==> flow/design.v <==
module RX_UART (
  input wire clk,
  input wire reset,
  input wire rx_in,
  output reg [7:0] rx_data,
  output reg ready
);
  reg [3:0] counter_rx = 0;  
  always @(posedge clk or posedge reset)
    if (!reset) begin   
		if (counter_rx == 0) begin  
			rx_data <= 8'bX;
			if (rx_in == 1'b0) begin
				counter_rx <= 1;
				ready <= 0;
			end
		end else if (counter_rx < 9 && counter_rx > 0) begin
			rx_data[counter_rx - 1] <= rx_in;
			counter_rx <= counter_rx + 1;
		end else if (rx_in == 1'b1 && counter_rx == 9) begin  
			ready <= 1;
			counter_rx <= 4'b0;
	   end               
	 end
endmodule
# From RTL to reports: RX_UART
# Tool output for the design above, in the order of the flow.
# Line numbers count from 1 in the design file above.
# Operators carry their Yosys type and port widths (W data, S select, Z words).
# Library cell names are shortened.
# The mark - stands for no value.
# design
design,RX_UART
clock,clk
library,sky130hd
pvt_corner,tt_025C_1v80

# Word-level counts
# Source: Yosys, flattened and elaborated, memories not mapped. Widths are those after wreduce. Registers that Yosys merges into a memory's read port (data or address) are not register bits. Print and check cells do not count. Equal cells are merged and count once.
# bits
ff_bits,13
latch_bits,0
mem_bits_rw,0
romBits,0
clocked_rd_ports_x_width,0
n_memories,0
in_bits,3
out_inout_bits,9
elab_cells,36
# classes
add_sub_neg,3
mul,0
div,0
cmp,2
equal,3
n_shift,2
muxes,10
logic,4
reduce_logical,9
# ops
cell,count
$shift A1 B33 Y8,1
$shift A1 B33 Y8 const A,1
$neg A32 Y33,1
$mux W8,2
$mux W4,4
$and A8 B8 Y8,1
$or A8 B8 Y8,1
$not A8 Y8,1
$sub A4 B1 Y5 const B,1
$ne A2 B2 Y1 const B,2
$reduce_bool A2 Y1,2
$add A4 B1 Y4 const B,1
$gt A4 B1 Y1 const B,1
$lt A4 B4 Y1 const B,1
$eq A4 B4 Y1 const B,1
$logic_not A4 Y1,1
$reduce_and A4 Y1,1
$mux W1,4
$reduce_and A3 Y1,1
$reduce_bool A3 Y1,1
$logic_and A1 B1 Y1,2
$reduce_and A2 Y1,1
$not A1 Y1,1

# Longest topological paths
# Depth = most cells in a row (Yosys ltp): at word level without a register or memory, in the mapped netlist without a sequential cell, where the memories' decode and read muxes count.
# logic_depth
word_depth,8
abc_area,0
mapped_depth,13
depth_no_buf,13

# Mapped cells and area
# Source: synth_stat.txt of the flow (Yosys; design flattened, memories mapped). It holds for the ABC_AREA given above (unset counts as 0); a run with the other value may have another netlist.
# Totals and module areas in this step are rounded.
# mapped
cells,102
synth_area_mm2,0.0011
seq_area_mm2,0.00039
flip_flops,13
buffers,4
# by_type
cell,count,type_area_um2
edfxtp_1,13,390.374
ha_1,13,162.656
mux2_1,7,78.826
nand3_1,9,45.043
nor2_1,10,37.536
nand2_1,8,30.029
xor2_4,1,27.526
and4bb_1,2,25.024
nand4_1,4,25.024
a21boi_4,1,18.768
inv_1,5,18.768
nand4b_1,2,17.517
xnor2_2,1,16.266
a211oi_1,2,15.014
a21oi_1,3,15.014
mux2_4,1,15.014
or2_2,2,12.512
clkbuf_1,3,11.261
# Other cell types: 13; their cells: 15.

# Path before layout
# Source: OpenSTA report_checks on the synthesized netlist (no wires, ideal clock, input and output delay 20% of the period each), path of least setup slack; recovery checks are left aside. Register names are those of the netlist, which keeps one name where synthesis merged equal registers.
# synth_timing
path_type,register to register
startpoint,register counter_rx[0]
endpoint,register rx_data[3]
period_ns,3.35
setup_ns,0.262
t_first_pin_ns,0.000
t_arrival_ns,2.888
path_slack_ns,0.199
path_delay_ns,3.150
stages,13
n_path_buf,1
period_less_setup_slack_ns,3.151
# "path_delay_ns" is the arrival time less input delay plus setup time.
# "stages": output pins that drive a net of the path, with the launching flip-flop's if there is one; two outputs of one cell count as two.
# "period_less_setup_slack_ns" is the clock period less the worst setup slack; recovery checks do not enter. This is arithmetic on one report: input and output delays are still those of the set period (20% each).
# The rows between start and end are the longest chain of elaborated cells between them; the timing report does not say that the signal goes this way. Where chains are equally long, one stands for them.
# Each line given opens the expression or statement behind the cell; cells for indexed reads and writes are added by Yosys, which also makes memories of some case tables.
# A register here has more assigning lines than the two given.
# Lines with a computed index may be missing from the assigning lines.
# Ways into the end's enable are left out, as the timed path ends at the data pin.
# synth_via
path_cell_list,edfxtp_1 clkbuf_1 inv_1 ha_1 xor2_1 nor2_1 nand3_1 ha_1 and4bb_1 nand4_1 nor3_1 nand3_1 mux2_1
elab_chain_len,8
cone_cells,13
lines_between,3
cone_classes,add/sub (2); compare (2); shift (2); mux (2); logic (3); reduce/logical (2)
# synth_rtl
element,line_no,source
start: declaration,8,reg [3:0] counter_rx = 0;
start: assignment,14,counter_rx <= 1;
start: assignment,19,counter_rx <= counter_rx + 1;
$sub A4 B1 Y5,18,rx_data[counter_rx - 1] <= rx_in;
$neg A32 Y33,18,
$shift A1 B33 Y8,18,
$not A8 Y8,18,
$and A8 B8 Y8,18,
$or A8 B8 Y8,18,
$mux W8,17,end else if (counter_rx < 9 && counter_rx > 0) begin
$mux W8,11,if (counter_rx == 0) begin
end: assignment,12,rx_data <= 8'bX;
end: declaration,5,"output reg [7:0] rx_data,"

# Path in the finished layout
# From the final timing report of flow run 1: the path of least setup slack in the routed layout; clock arrival at registers is part of the times.
# layout_timing
path_type,register to register
startpoint,register counter_rx[0]
endpoint,register rx_data[3]
period_ns,5.02
setup_ns,0.24
t_first_pin_ns,0.27
t_arrival_ns,3.49
path_slack_ns,1.56
stages,12
n_path_buf,0
# The rows between start and end are the longest chain of elaborated cells between them; the timing report does not say that the signal goes this way. Where chains are equally long, one stands for them.
# A register here has more assigning lines than the two given.
# Lines with a computed index may be missing from the assigning lines.
# Ways into the end's enable are left out, as the timed path ends at the data pin.
# layout_via
path_cell_list,edfxtp_1 inv_1 ha_1 xor2_1 nor2_1 nand3_1 ha_1 and4bb_1 nand4_1 nor3_1 nand3_1 mux2_1
elab_chain_len,8
cone_cells,13
lines_between,3
cone_classes,add/sub (2); compare (2); shift (2); mux (2); logic (3); reduce/logical (2)
# layout_rtl
element,line_no,source
start: declaration,8,reg [3:0] counter_rx = 0;
start: assignment,14,counter_rx <= 1;
start: assignment,19,counter_rx <= counter_rx + 1;
$sub A4 B1 Y5,18,rx_data[counter_rx - 1] <= rx_in;
$neg A32 Y33,18,
$shift A1 B33 Y8,18,
$not A8 Y8,18,
$and A8 B8 Y8,18,
$or A8 B8 Y8,18,
$mux W8,17,end else if (counter_rx < 9 && counter_rx > 0) begin
$mux W8,11,if (counter_rx == 0) begin
end: assignment,12,rx_data <= 8'bX;
end: declaration,5,"output reg [7:0] rx_data,"

# Design RX_UART on sky130hd. What follows are 2 stored runs of the flow, each under its own settings; their order means nothing. The constraints put input and output delay at 20% of the set period each and load the outputs with 0.01 pF.
# "timing.achieved_period_ns" means the clock period less the worst setup slack. The figure is calculated, with input and output delays left at 20% of the set period.
# By "critical_path_time_ns" is meant the share of the clock period that the worst setup path is allowed (20% is reserved at inputs, 20% at outputs), minus its slack. Clock arrival times at its registers enter into it.
# "fin_power_uw" is the tool's figure for a default switching activity; nothing was simulated.
# Values from the reports are rounded here.
# Among the settings, . means not set for that run.
setting or result,flow run 1,flow run 2
period_ns,5.02,3.76
CORE_UTILIZATION,56,40
SETUP_SLACK_MARGIN,-0.37,-0.08
CORE_MARGIN,8,2
GPL_ROUTABILITY_DRIVEN,1,.
CTS_CLUSTER_SIZE,66,.
CTS_CLUSTER_DIAMETER,366,.
CAP_MARGIN,35,20
SLEW_MARGIN,10,20
MIN_ROUTING_LAYER,met1,.
MAX_ROUTING_LAYER,met4,.
timing.hold.ws_ns,0.57,0.56
layout_utilization_frac,0.65,0.49
timing.achieved_period_ns,3.461,3.332
yosys_chip_area_mm2,0.0011,0.0011
setupTns_ns,0.000,0.000
critical_path_time_ns,3.46,3.33
worstPathKind,register to register,register to register
total_die_area_mm2,0.0036,0.0031
fin_power_uw,340,460
ws_setup_ns,1.6,0.43
cell_area_final_mm2,0.0012,0.0012
