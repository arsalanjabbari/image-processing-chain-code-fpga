==> flow/design.v <==
module TX_UART (
  input wire clk,
  input wire reset,
  input wire [7:0] tx_data,
  input wire ready,
  output reg tx_out
);
  reg [7:0] inter_reg;
  reg [3:0] counter_tx = 0;
always @(posedge clk or posedge reset)
	if (!reset) begin
		if (ready) begin
			if (counter_tx == 0) begin
				inter_reg <= tx_data;
				tx_out <= 1'b0;  
				counter_tx <= counter_tx + 1;
			end else if (counter_tx < 9) begin
				tx_out <= inter_reg[counter_tx - 1];
				counter_tx <= counter_tx + 1;
			end else if (counter_tx == 9) begin
				tx_out <= 1'b1;  
				counter_tx <= 0;
			end else if (counter_tx == 10) begin
				tx_out <= 1'bX; 
				counter_tx <= 0;
			end
		end
	end				
endmodule
# Step by step through the tools: TX_UART
# What the tools print for TX_UART, step after step.
# Lines are those of the file above, counted from 1.
# A cell with - has no value.
[design]
top = "TX_UART"
clock_port = "clk"
lib = "sky130hd"
pvt_corner = "tt_025C_1v80"

# After elaboration
# Source: Yosys, flattened and elaborated, memories not mapped. Widths are those after wreduce. Registers that Yosys merges into a memory's read port (data or address) are not register bits. Print and check cells do not count. Equal cells are merged and count once.
[classes]
addsub = 2
compare = 1
eq_ne = 2
shift = 1
muxes = 6
bitwise = 1
reduce_and_logical = 4
[ops]
columns = ["operator", "count"]
rows = [
  ["two-way mux 4 bit", 4],
  ["equality test 4 bit with constant B", 2],
  ["indexed select 8 x 5 -> 1 bit", 1],
  ["AND reduction 3 bit", 2],
  ["subtractor 4 x 1 -> 5 bit with constant B", 1],
  ["adder 4 x 1 -> 4 bit with constant B", 1],
  ["< comparator 4 bit with constant B", 1],
  ["zero test 4 bit", 1],
  ["nonzero test 4 bit", 1],
  ["two-way mux 1 bit", 2],
  ["inverter 1 bit", 1],
]
[bits]
ff_bits = 13
inputBits = 11

# Logic depth
# Depth = most cells in a row (Yosys ltp): at word level without a register or memory, in the mapped netlist without a sequential cell, where the memories' decode and read muxes count.
[depth]
word_depth = 5
abc_area = 0
depth_mapped = 7
mapped_depth_nobuf = 6

# Netlist
# Yosys stat after the flow's synthesis: flattened, memories mapped to cells. It holds for the ABC_AREA given above (unset counts as 0); a run with the other value may have another netlist.
[types]
columns = ["type", "count", "area_total_um2"]
rows = [
  ["sky130_fd_sc_hd__edfxtp_1", 13, 390.374],
  ["sky130_fd_sc_hd__ha_1", 5, 62.56],
  ["sky130_fd_sc_hd__nand2b_1", 5, 31.28],
  ["sky130_fd_sc_hd__mux4_2", 1, 22.522],
  ["sky130_fd_sc_hd__nor4b_1", 2, 17.517],
  ["sky130_fd_sc_hd__a21boi_0", 2, 15.014],
  ["sky130_fd_sc_hd__nand3b_1", 2, 15.014],
  ["sky130_fd_sc_hd__buf_6", 1, 11.261],
  ["sky130_fd_sc_hd__inv_1", 3, 11.261],
  ["sky130_fd_sc_hd__nand2_1", 3, 11.261],
  ["sky130_fd_sc_hd__a21oi_1", 2, 10.01],
  ["sky130_fd_sc_hd__mux2i_1", 1, 10.01],
  ["sky130_fd_sc_hd__nand3_1", 2, 10.01],
  ["sky130_fd_sc_hd__nor3_1", 2, 10.01],
  ["sky130_fd_sc_hd__a221oi_1", 1, 8.758],
  ["sky130_fd_sc_hd__and3b_1", 1, 8.758],
  ["sky130_fd_sc_hd__o31a_1", 1, 8.758],
  ["sky130_fd_sc_hd__o32ai_1", 1, 8.758],
]
# Not listed: further types 5, cells in them 5.
[mapped]
cell_count = 53
area_um2 = 689.4
seqArea_um2 = 390.4
ff_cells = 13
buffers = 2

# Worst setup path after synthesis
# Path of least setup slack by OpenSTA after synthesis, without wires, with an ideal clock, recovery checks aside; 20% of the period is set as input and as output delay. Where synthesis merged equal registers, the netlist keeps one of their names.
[synth_path]
path_kind = "register -> register"
start = "register counter_tx[0]"
end = "register inter_reg[0]"
clock_period_ns = 3.88
setup_time_ns = 0.398
launch_ns = 0.000
arrival_time_ns = 1.819
required_time_ns = 3.482
setup_slack_ns = 1.663
path_delay_ns = 2.217
path_stages = 6
period_less_setup_slack_ns = 2.217
# "path_delay_ns" is the arrival time less input delay plus setup time.
# "path_stages": output pins that drive a net of the path, with the launching flip-flop's if there is one; two outputs of one cell count as two.
# "period_less_setup_slack_ns" = period - worst setup slack (recovery checks aside). The figure is calculated, with input and output delays left at 20% of the set period.
# The rows between start and end are the longest chain of elaborated cells between them; the timing report does not say that the signal goes this way. Where chains are equally long, one stands for them.
# Each line given opens the expression or statement behind the cell; cells for indexed reads and writes are added by Yosys, which also makes memories of some case tables.
# A register here has more assigning lines than the two given.
[synth_between]
path_cell_list = "sky130_fd_sc_hd__edfxtp_1 sky130_fd_sc_hd__buf_6 sky130_fd_sc_hd__inv_1 sky130_fd_sc_hd__ha_1 sky130_fd_sc_hd__nand2b_1 sky130_fd_sc_hd__nor4b_1"
elab_chain_len = 2
[synth_rtl]
columns = ["item", "line_no", "text"]
rows = [
  ["from (decl)", 9, "reg [3:0] counter_tx = 0;"],
  ["from (assign)", 16, "counter_tx <= counter_tx + 1;"],
  ["from (assign)", 19, "counter_tx <= counter_tx + 1;"],
  ["zero test 4 bit", 13, "if (counter_tx == 0) begin"],
  ["AND reduction 3 bit", "-", ""],
  ["to (assign)", 14, "inter_reg <= tx_data;"],
  ["to (decl)", 8, "reg [7:0] inter_reg;"],
]

# Worst path after layout
# Path of least setup slack in the final report of record 2 (OpenROAD, finished layout, wires in). Where an end is a register, its clock arrival counts in the times.
[layout_path]
path_kind = "register -> register"
start = "register counter_tx[0]"
end = "register tx_out"
clock_period_ns = 3.96
setup_time_ns = 0.25
launch_ns = 0.28
arrival_time_ns = 2.17
required_time_ns = 3.99
setup_slack_ns = 1.82
path_stages = 8
# The rows between start and end are the longest chain of elaborated cells between them; the timing report does not say that the signal goes this way. Where chains are equally long, one stands for them.
# A register here has more assigning lines than the two given.
# The path ends at the data pin of a flip-flop with enable; ways to the enable are not counted.
[layout_between]
path_cell_list = "sky130_fd_sc_hd__edfxtp_1 sky130_fd_sc_hd__buf_6 sky130_fd_sc_hd__inv_1 sky130_fd_sc_hd__ha_1 sky130_fd_sc_hd__mux4_2 sky130_fd_sc_hd__o31a_1 sky130_fd_sc_hd__a31oi_1 sky130_fd_sc_hd__o21ai_1"
elab_chain_len = 3
[layout_rtl]
columns = ["item", "line_no", "text"]
rows = [
  ["from (decl)", 9, "reg [3:0] counter_tx = 0;"],
  ["from (assign)", 16, "counter_tx <= counter_tx + 1;"],
  ["from (assign)", 19, "counter_tx <= counter_tx + 1;"],
  ["subtractor 4 x 1 -> 5 bit", 18, "tx_out <= inter_reg[counter_tx - 1];"],
  ["indexed select 8 x 5 -> 1 bit", 18, ""],
  ["two-way mux 1 bit", 17, "end else if (counter_tx < 9) begin"],
  ["to (assign)", 15, "tx_out <= 1'b0;"],
  ["to (assign)", 18, ""],
  ["to (decl)", 6, "output reg tx_out"],
]

Add stored flow runs of TX_UART

Design TX_UART on sky130hd. What follows are 2 stored runs of the flow, each under its own settings; their order means nothing. The constraints put input and output delay at 20% of the set period each and load the outputs with 0.01 pF.
"period_less_ws_ns" means the clock period less the worst setup slack. The figure is calculated, with input and output delays left at 20% of the set period.
"worst_path_time_ns" means the part of the period allowed to the worst setup path (the constraints hold back 20% at inputs and 20% at outputs) less its slack; where the path has registers, the arrival times of their clocks count too.
"power_uw" rests on the timing tool's default activity at the inputs, not on a simulated workload.

# record 1
==> flow/run.sh <==
#!/bin/bash
# the make line also repeats the synthesis and layout settings of config.mk as NAME=value (left out here)
make -C /OpenROAD-flow-scripts/flow DESIGN_CONFIG=/design/flow/config.mk WORK_HOME=/design/flow/orfs CLKGATE_MAP_FILE= finish
==> flow/config.mk <==
export PLATFORM = sky130hd
export DESIGN_NAME = TX_UART
export DESIGN_NICKNAME = TX_UART
export VERILOG_FILES = /design/flow/design.v
export SDC_FILE = /design/flow/constraint.sdc
export NUM_CORES = 4
export LEC_CHECK = 0
export ABC_AREA = 0
export CAP_MARGIN = 0
export CELL_PAD_IN_SITES_DETAIL_PLACEMENT = 1
export CELL_PAD_IN_SITES_GLOBAL_PLACEMENT = 0
export CORE_MARGIN = 2
export CORE_UTILIZATION = 71
export GPL_ROUTABILITY_DRIVEN = 0
export GPL_TIMING_DRIVEN = 1
export MAX_ROUTING_LAYER = met4
export PLACE_DENSITY_LB_ADDON = 0.12
export SETUP_SLACK_MARGIN = 0.26
export SLEW_MARGIN = 20
==> flow/constraint.sdc <==
create_clock -name core_clock -period 2.71 [get_ports {clk}]
set_input_delay 0.5420 -clock core_clock [delete_from_list [all_inputs] [get_ports {clk}]]
set_output_delay 0.5420 -clock core_clock [all_outputs]
set_load 0.01 [all_outputs]

==> record 1: results <==
outcome="no results, placement failed with DPL-0033"

# record 2
==> flow/run.sh <==
#!/bin/bash
# the make line also repeats the synthesis and layout settings of config.mk as NAME=value (left out here)
make -C /OpenROAD-flow-scripts/flow DESIGN_CONFIG=/design/flow/config.mk WORK_HOME=/design/flow/orfs CLKGATE_MAP_FILE= finish
==> flow/config.mk <==
export PLATFORM = sky130hd
export DESIGN_NAME = TX_UART
export DESIGN_NICKNAME = TX_UART
export VERILOG_FILES = /design/flow/design.v
export SDC_FILE = /design/flow/constraint.sdc
export NUM_CORES = 4
export LEC_CHECK = 0
export CAP_MARGIN = 20
export CORE_MARGIN = 2
export CORE_UTILIZATION = 30
export CTS_CLUSTER_SIZE = 27
export GPL_TIMING_DRIVEN = 0
export HOLD_SLACK_MARGIN = 0.05
export MIN_ROUTING_LAYER = met1
export PLACE_DENSITY_LB_ADDON = 0.11
export SETUP_SLACK_MARGIN = 1.01
export SLEW_MARGIN = 20
export TNS_END_PERCENT = 80
==> flow/constraint.sdc <==
create_clock -name core_clock -period 3.96 [get_ports {clk}]
set_input_delay 0.7920 -clock core_clock [delete_from_list [all_inputs] [get_ports {clk}]]
set_output_delay 0.7920 -clock core_clock [all_outputs]
set_load 0.01 [all_outputs]

==> record 2: results <==
period_less_ws_ns=2.138
synth_chip_area_um2=689.4
worst_path_time_ns=2.14
path_kind="register -> register"
die_um2=2697.2
timing.setup.tns_ns=0.000
power_uw=266.1
timing.hold.ws_ns=0.750
setup_worst_slack_ns=1.822
final_stdcell_area_um2=872.1
